==> flow/design.v <==
`timescale 1ns / 1ps
module I2C_Master (
    input logic clk,
    input logic reset,
    input logic i2c_en,
    input logic i2c_start,
    input logic i2c_stop,
    input logic [7:0] tx_data,
    output logic tx_done,
    output logic tx_ready,
    output logic [7:0] rx_data,
    output logic rx_done,
    output logic SCL,
    inout logic SDA
);
    typedef enum {
        IDLE,
        START1,
        START2,
        WDATA1,
        WDATA2,
        WDATA3,
        WDATA4,
        RDATA1,
        RDATA2,
        RDATA3,
        RDATA4,
        WACK1,
        WACK2,
        WACK3,
        WACK4,
        RACK1,
        RACK2,
        RACK3,
        RACK4,
        HOLD,
        STOP1,
        STOP2
    } state_e;
    state_e state, state_next;
    logic SDA_reg;
    logic en;
    logic [7:0] rx_real_data, rx_real_data_next;
    logic temp_ACK_reg, temp_ACK_next;
    logic [7:0] temp_tx_data_reg, temp_tx_data_next;
    logic [7:0] temp_rx_data_reg, temp_rx_data_next;
    logic [$clog2(8)-1:0] bit_counter_reg, bit_counter_next;
    logic [$clog2(500)-1:0] clk_counter_reg, clk_counter_next;
    assign SDA     = en ? SDA_reg : 1'bz;
    assign rx_data = rx_real_data;
    always_ff @(posedge clk, posedge reset) begin
        if (reset) begin
            state            <= IDLE;
            temp_tx_data_reg <= 0;
            temp_rx_data_reg <= 0;
            temp_ACK_reg     <= 0;
            clk_counter_reg  <= 0;
            bit_counter_reg  <= 0;
            rx_real_data     <= 0;
        end else begin
            state            <= state_next;
            temp_tx_data_reg <= temp_tx_data_next;
            temp_rx_data_reg <= temp_rx_data_next;
            temp_ACK_reg     <= temp_ACK_next;
            clk_counter_reg  <= clk_counter_next;
            bit_counter_reg  <= bit_counter_next;
            rx_real_data     <= rx_real_data_next;
        end
    end
    always_comb begin
        SDA_reg           = 1'b1;
        SCL               = 1'b1;
        clk_counter_next  = clk_counter_reg;
        temp_tx_data_next = temp_tx_data_reg;
        temp_rx_data_next = temp_rx_data_reg;
        bit_counter_next  = bit_counter_reg;
        en                = 1'b1;
        tx_done           = 1'b0;
        tx_ready          = 1'b0;
        temp_ACK_next     = temp_ACK_reg;
        state_next        = state;
        rx_done           = 1'b0;
        rx_real_data_next = rx_real_data;
        case (state)
            IDLE: begin
                SDA_reg  = 1'b1;   
                SCL      = 1'b1;   
                tx_ready = 1'b1;
                if (i2c_en & i2c_start) begin   
                    state_next = START1;   
                    temp_tx_data_next = tx_data;   
                end
            end
            START1: begin
                en = 1'b1;  
                SDA_reg = 1'b0;   
                SCL = 1'b1;   
                if (clk_counter_reg == 499) begin
                    state_next = START2;
                    clk_counter_next = 0;
                end else begin
                    clk_counter_next = clk_counter_reg + 1;
                end
            end
            START2: begin
                en = 1'b1;   
                SDA_reg = 1'b0;   
                SCL = 1'b0;   
                if (clk_counter_reg == 499) begin
                    state_next        = WDATA1;   
                    clk_counter_next  = 0;
                    temp_tx_data_next = tx_data;
                end else begin
                    clk_counter_next = clk_counter_reg + 1;
                end
            end
            WDATA1: begin
                en = 1'b1;
                SDA_reg = temp_tx_data_reg[7];
                SCL = 1'b0;
                if (clk_counter_reg == 249) begin
                    state_next = WDATA2;
                    clk_counter_next = 0;
                end else begin
                    clk_counter_next = clk_counter_reg + 1;
                end
            end
            WDATA2: begin
                en = 1'b1;
                SDA_reg = temp_tx_data_reg[7];
                SCL = 1'b1;
                if (clk_counter_reg == 249) begin
                    state_next = WDATA3;
                    clk_counter_next = 0;
                end else begin
                    clk_counter_next = clk_counter_reg + 1;
                end
            end
            WDATA3: begin
                en = 1'b1;
                SDA_reg = temp_tx_data_reg[7];
                SCL = 1'b1;
                if (clk_counter_reg == 249) begin
                    state_next = WDATA4;
                    clk_counter_next = 0;
                end else begin
                    clk_counter_next = clk_counter_reg + 1;
                end
            end
            WDATA4: begin
                en = 1'b1;
                SDA_reg = temp_tx_data_reg[7];
                SCL = 1'b0;
                if (clk_counter_reg == 249) begin
                    if (bit_counter_reg == 7) begin
                        bit_counter_next = 0;
                        clk_counter_next = 0;
                        state_next = WACK1;
                    end else begin
                        bit_counter_next = bit_counter_reg + 1;
                        clk_counter_next = 0;
                        state_next = WDATA1;
                        temp_tx_data_next = {temp_tx_data_reg[6:0], 1'b0};
                    end
                end else begin
                    clk_counter_next = clk_counter_reg + 1;
                end
            end
            WACK1: begin
                en = 1'b0;   
                SCL = 1'b0;
                SDA_reg = 1'b1;
                if (clk_counter_reg == 249) begin
                    state_next = WACK2;
                    clk_counter_next = 0;
                end else begin
                    clk_counter_next = clk_counter_reg + 1;
                end
            end
            WACK2: begin
                en  = 1'b0;
                SCL = 1'b1;
                if (clk_counter_reg == 249) begin
                    state_next = WACK3;
                    clk_counter_next = 0;
                    temp_ACK_next = SDA;
                end else begin
                    clk_counter_next = clk_counter_reg + 1;
                end
            end
            WACK3: begin
                en  = 1'b0;
                SCL = 1'b1;
                if (clk_counter_reg == 249) begin
                    state_next = WACK4;
                    clk_counter_next = 0;
                end else begin
                    clk_counter_next = clk_counter_reg + 1;
                end
            end
            WACK4: begin
                en = 1'b1;
                SCL = 1'b0;
                SDA_reg = 1'b0;
                if (clk_counter_reg == 249) begin
                    if (temp_ACK_reg == 1'b0) begin
                        state_next       = HOLD;
                        clk_counter_next = 0;
                        tx_done          = 1'b1;
                        temp_ACK_next    = 1'b0;
                    end else begin   
                        state_next       = STOP1;
                        tx_done          = 1'b1;
                        clk_counter_next = 0;
                        temp_ACK_next    = 1'b0;
                    end
                end else begin
                    clk_counter_next = clk_counter_reg + 1;
                end
            end
            HOLD: begin
                en       = 1'b1;
                SDA_reg  = 1'b0;
                SCL      = 1'b0;
                tx_ready = 1'b1;
                tx_done  = 1'b0;
                case ({
                    i2c_start, i2c_stop
                })
                    2'b00: begin
                        state_next        = WDATA1;
                        temp_tx_data_next = tx_data;
                    end
                    2'b01: state_next = STOP1;
                    2'b10: begin
                        state_next = IDLE;
                        temp_tx_data_next = tx_data;
                    end
                    2'b11: state_next = RDATA1;
                endcase
            end
            RDATA1: begin
                en  = 1'b0;
                SCL = 1'b0;
                if (clk_counter_reg == 249) begin
                    state_next = RDATA2;
                    clk_counter_next = 0;
                end else begin
                    clk_counter_next = clk_counter_reg + 1;
                end
            end
            RDATA2: begin
                en  = 1'b0;
                SCL = 1'b1;
                if (clk_counter_reg == 249) begin
                    state_next = RDATA3;
                    temp_rx_data_next = {temp_rx_data_reg[6:0], SDA};
                    clk_counter_next = 0;
                end else begin
                    clk_counter_next = clk_counter_reg + 1;
                end
            end
            RDATA3: begin
                en  = 1'b0;
                SCL = 1'b1;
                if (clk_counter_reg == 249) begin
                    state_next = RDATA4;
                    clk_counter_next = 0;
                end else begin
                    clk_counter_next = clk_counter_reg + 1;
                end
            end
            RDATA4: begin
                en  = 1'b0;
                SCL = 1'b0;
                if (clk_counter_reg == 249) begin
                    if (bit_counter_reg == 7) begin
                        bit_counter_next = 0;
                        clk_counter_next = 0;
                        state_next       = RACK1;
                        rx_done          = 1'b1;
                    end else begin
                        bit_counter_next = bit_counter_reg + 1;
                        clk_counter_next = 0;
                        state_next       = RDATA1;
                    end
                end else begin
                    clk_counter_next = clk_counter_reg + 1;
                end
            end
            RACK1: begin
                en = 1'b1;   
                SCL = 1'b0;
                SDA_reg = 1'b0;
                if (clk_counter_reg == 249) begin
                    state_next = RACK2;
                    clk_counter_next = 0;
                end else begin
                    clk_counter_next = clk_counter_reg + 1;
                end
            end
            RACK2: begin
                en = 1'b1;
                SCL = 1'b1;
                SDA_reg = 1'b0;
                if (clk_counter_reg == 249) begin
                    state_next = RACK3;
                    clk_counter_next = 0;
                    temp_ACK_next = SDA;
                end else begin
                    clk_counter_next = clk_counter_reg + 1;
                end
            end
            RACK3: begin
                en = 1'b1;
                SCL = 1'b1;
                SDA_reg = 1'b0;
                if (clk_counter_reg == 249) begin
                    state_next = RACK4;
                    clk_counter_next = 0;
                end else begin
                    clk_counter_next = clk_counter_reg + 1;
                end
            end
            RACK4: begin
                en = 1'b1;
                SCL = 1'b0;
                SDA_reg = 1'b0;
                if (clk_counter_reg == 249) begin
                    state_next        = RDATA1;
                    rx_done           = 1'b1;
                    rx_real_data_next = temp_rx_data_reg;
                    clk_counter_next  = 0;
                end else begin
                    clk_counter_next = clk_counter_reg + 1;
                end
            end
            STOP1: begin
                en = 1'b1;
                SDA_reg = 1'b0;
                SCL = 1'b1;
                if (clk_counter_reg == 249) begin
                    state_next = STOP2;
                    clk_counter_next = 0;
                end else begin
                    clk_counter_next = clk_counter_reg + 1;
                end
            end
            STOP2: begin
                en = 1'b1;
                SDA_reg = 1'b1;
                SCL = 1'b1;
                if (clk_counter_reg == 249) begin
                    state_next = IDLE;
                    clk_counter_next = 0;
                end else begin
                    clk_counter_next = clk_counter_reg + 1;
                end
            end
        endcase
    end
endmodule
## Reports on I2C_Master

What the tools print for I2C_Master, step after step.
Lines are those of the file above, counted from 1.
Operators carry their Yosys type and port widths (W data, S select, Z words).
Cell names lack the library's common part.
Not given: --

| design | value |
|---|---|
| top module | I2C_Master |
| clock | clk |
| cell library | sky130hd |
| corner | tt_025C_1v80 |

## Word-level counts

Yosys after proc, flatten, opt, wreduce and memory -nomap, before mapping. Memory bits, and registers merged into a memory's read port (data or address), are not among the register bits. Print and check cells are not counted.

| storage and ports | value |
|---|---|
| output and inout bits | 13 |
| register bits | 69 |
| input port bits | 13 |

| operators by class | value |
|---|---|
| equality and inequality tests | 52 |
| mux-type cells | 50 |
| reduce/logical cells | 24 |
| bitwise logic cells | 1 |
| $add $sub $neg | 2 |

Operators with widths:

| cell | number |
|---|---|
| $pmux W32 S22 | 1 |
| $mux W32 | 21 |
| $eq A32 B4 Y1 const B | 8 |
| $eq A32 B5 Y1 const B | 6 |
| $eq A32 B3 Y1 const B | 4 |
| $pmux W32 S4 | 1 |
| $eq A32 B2 Y1 const B | 2 |
| $ne A2 B2 Y1 const B | 23 |
| $mux W8 | 5 |
| $eq A32 B1 Y1 const B | 1 |
| $logic_not A32 Y1 | 1 |
| $pmux W8 S4 | 1 |
| $reduce_and A22 Y1 | 1 |
| $reduce_bool A22 Y1 | 1 |
| $reduce_bool A20 Y1 | 1 |
| $reduce_or A18 Y1 | 1 |
| $pmux W9 S2 | 1 |
| $mux W9 | 2 |
| $reduce_or A2 Y1 | 6 |
| $mux W3 | 4 |
| $reduce_or A10 Y1 | 1 |
| $add A9 B1 Y9 const B | 1 |
| $eq A9 B8 Y1 const B | 1 |
| $eq A9 B9 Y1 const B | 1 |
| $reduce_or A9 Y1 | 1 |
| $mux W1 | 9 |
| $mux W4 | 2 |
| $reduce_or A7 Y1 | 1 |

Other operator kinds: 15; their cells: 21.

## Depth

Longest topological path by Yosys (ltp), each cell counted once; first at word level (registers and memories cut), then after technology mapping (sequential cells cut; the memories' decode and read muxes count).

| logic depth | value |
|---|---|
| word-level depth | 6 |
| ABC_AREA | 0 |
| mapped depth | 8 |
| gate-level depth less buffers | 7 |

## Mapped cells and area

Source: synth_stat.txt of the flow (Yosys; design flattened, memories mapped). It holds for the ABC_AREA given above (unset counts as 0); a run with the other value may have another netlist.

| mapped netlist | value |
|---|---|
| sequential part of the area | 1,477.7 um^2 |
| chip area (Yosys) | 2,745.1 um^2 |
| mapped flip-flops | 59 |
| buffers | 6 |
| mapped cells | 255 |

Cell types:

| cell type | number |
|---|---|
| dfrtp_1 | 58 |
| mux2_2 | 32 |
| nand2_1 | 59 |
| or4_1 | 7 |
| ha_1 | 4 |
| a21oi_1 | 8 |
| nand3_1 | 8 |
| o21ai_0 | 8 |
| or4_4 | 3 |
| nor2b_1 | 5 |
| nor4_1 | 5 |
| dfstp_2 | 1 |
| inv_1 | 7 |
| nand4_2 | 2 |
| nor3_1 | 5 |
| or3_1 | 4 |
| o31ai_1 | 3 |
| clkbuf_1 | 5 |

Other cell types: 21; their cells: 31.

## Timing after synthesis

Source: OpenSTA report_checks on the synthesized netlist (no wires, ideal clock, input and output delay 20% of the period each), path of least setup slack; recovery checks are left aside. Register names are those of the netlist, which keeps one name where synthesis merged equal registers.

| timing path post-synthesis | value |
|---|---|
| path kind | reg-to-output |
| from | register state |
| to | output SDA |
| required time | 1,920 ps |
| driving pins on the path | 6 |
| output delay | 480 ps |
| arrival time | 1,592 ps |
| time at the first pin | 0 ps |
| slack | 328 ps |
| period | 2,400 ps |
| buffers on the path | 0 |
| path delay | 1,592 ps |
| synthesis period reached | 2,072 ps |

"path delay" is the arrival time less input delay plus setup time.
A path that ends at an output port has no setup time.
"driving pins on the path": output pins that drive a net of the path, with the launching flip-flop's if there is one; two outputs of one cell count as two.
"synthesis period reached" = period - worst setup slack (recovery checks aside). The figure is calculated, with input and output delays left at 20% of the set period.
An end named without its bit number is one bit of that signal or, where synthesis recoded a state register, one of its new flip-flops.

| on the way, post-synthesis | value |
|---|---|
| path through | dfrtp_1 > or4_1 > or4_1 > nor3_1 > a21oi_1 > inv_1 |

RTL lines, path post-synthesis:

| what | line | text |
|---|---|---|
| start, declared | 40 | `state_e state, state_next;` |
| start, assigned | 53 | `state            <= IDLE;` |
| start, assigned | 61 | `state            <= state_next;` |
| end, declared | 14 | `inout logic SDA` |

No chain of elaborated cells between the ends is given.

## Worst path after layout

Path of least setup slack in the final report of flow run 1 (OpenROAD, finished layout, wires in). Where an end is a register, its clock arrival counts in the times.
The path's times are printed in steps of 10 ps; the period is the one set.

| timing path after layout | value |
|---|---|
| path kind | reg-to-output |
| from | register (no name shown) |
| to | output SDA |
| period | 1,860 ps |
| driving pins on the path | 6 |
| output delay | 370 ps |
| slack | -510 ps |
| time at the first pin | 340 ps |
| required time | 1,490 ps |
| buffers on the path | 0 |
| arrival time | 2,000 ps |

| on the way, after layout | value |
|---|---|
| path through | dfrtp_1 > or4_4 > or4_4 > nor3_4 > a21oi_2 > inv_2 |

RTL lines, path after layout:

| what | line | text |
|---|---|---|
| end, declared | 14 | `inout logic SDA` |

No chain of elaborated cells between the ends is given.

2 stored runs of I2C_Master in the flow (synthesis by Yosys, layout by OpenROAD, sky130hd cells), in arbitrary order. Constraints: input delay and output delay 20% of the set period each, output load 0.01 pF.
"period achieved": clock period set for the run, less the worst setup slack. It is reckoned from that one timing run; input and output delays stay at 20% of the period that was set.
"critical setup path time" is the time allowed to the run's worst setup path (the clock period less input and output delay, where it has them) less its slack. Clock arrival times count: a late capture clock shortens it, a late launch clock lengthens it.
"power consumption": no workload was simulated; the value follows from the tool's default switching activity.
"critical setup path time" is given in steps of 10 ps.

#### Flow run 1

| setting | value |
|---|---|
| period_ns | `1.86` |
| CORE_UTILIZATION | `45` |
| SETUP_SLACK_MARGIN | `0.03` |
| PLACE_DENSITY_LB_ADDON | `0.07` |
| TNS_END_PERCENT | `75` |
| ABC_AREA | `0` |
| CAP_MARGIN | `20` |
| CORE_MARGIN | `2` |
| SLEW_MARGIN | `20` |

| result | value |
|---|---|
| synthesized cell area | 2,745.1 um^2 |
| area of the die | 6,741.2 um^2 |
| standard-cell area after layout | 4,083.9 um^2 |
| utilization after routing | 69.0 % |
| setup slack of the worst path | -511 ps |
| post-route setup TNS | -4,366 ps |
| power consumption | 2.684 mW |
| period achieved | 2,371 ps |
| critical setup path time | 2,000 ps |
| critical path kind | reg-to-output |

#### Flow run 2

| setting | value |
|---|---|
| period_ns | `2.18` |
| CORE_UTILIZATION | `46` |
| CAP_MARGIN | `20` |
| CORE_MARGIN | `2` |
| SLEW_MARGIN | `20` |

| result | value |
|---|---|
| synthesized cell area | 2,745.1 um^2 |
| area of the die | 6,601.6 um^2 |
| standard-cell area after layout | 3,676.0 um^2 |
| utilization after routing | 62.8 % |
| setup slack of the worst path | -204 ps |
| post-route setup TNS | -307 ps |
| power consumption | 2.397 mW |
| period achieved | 2,384 ps |
| critical setup path time | 1,950 ps |
| critical path kind | reg-to-output |
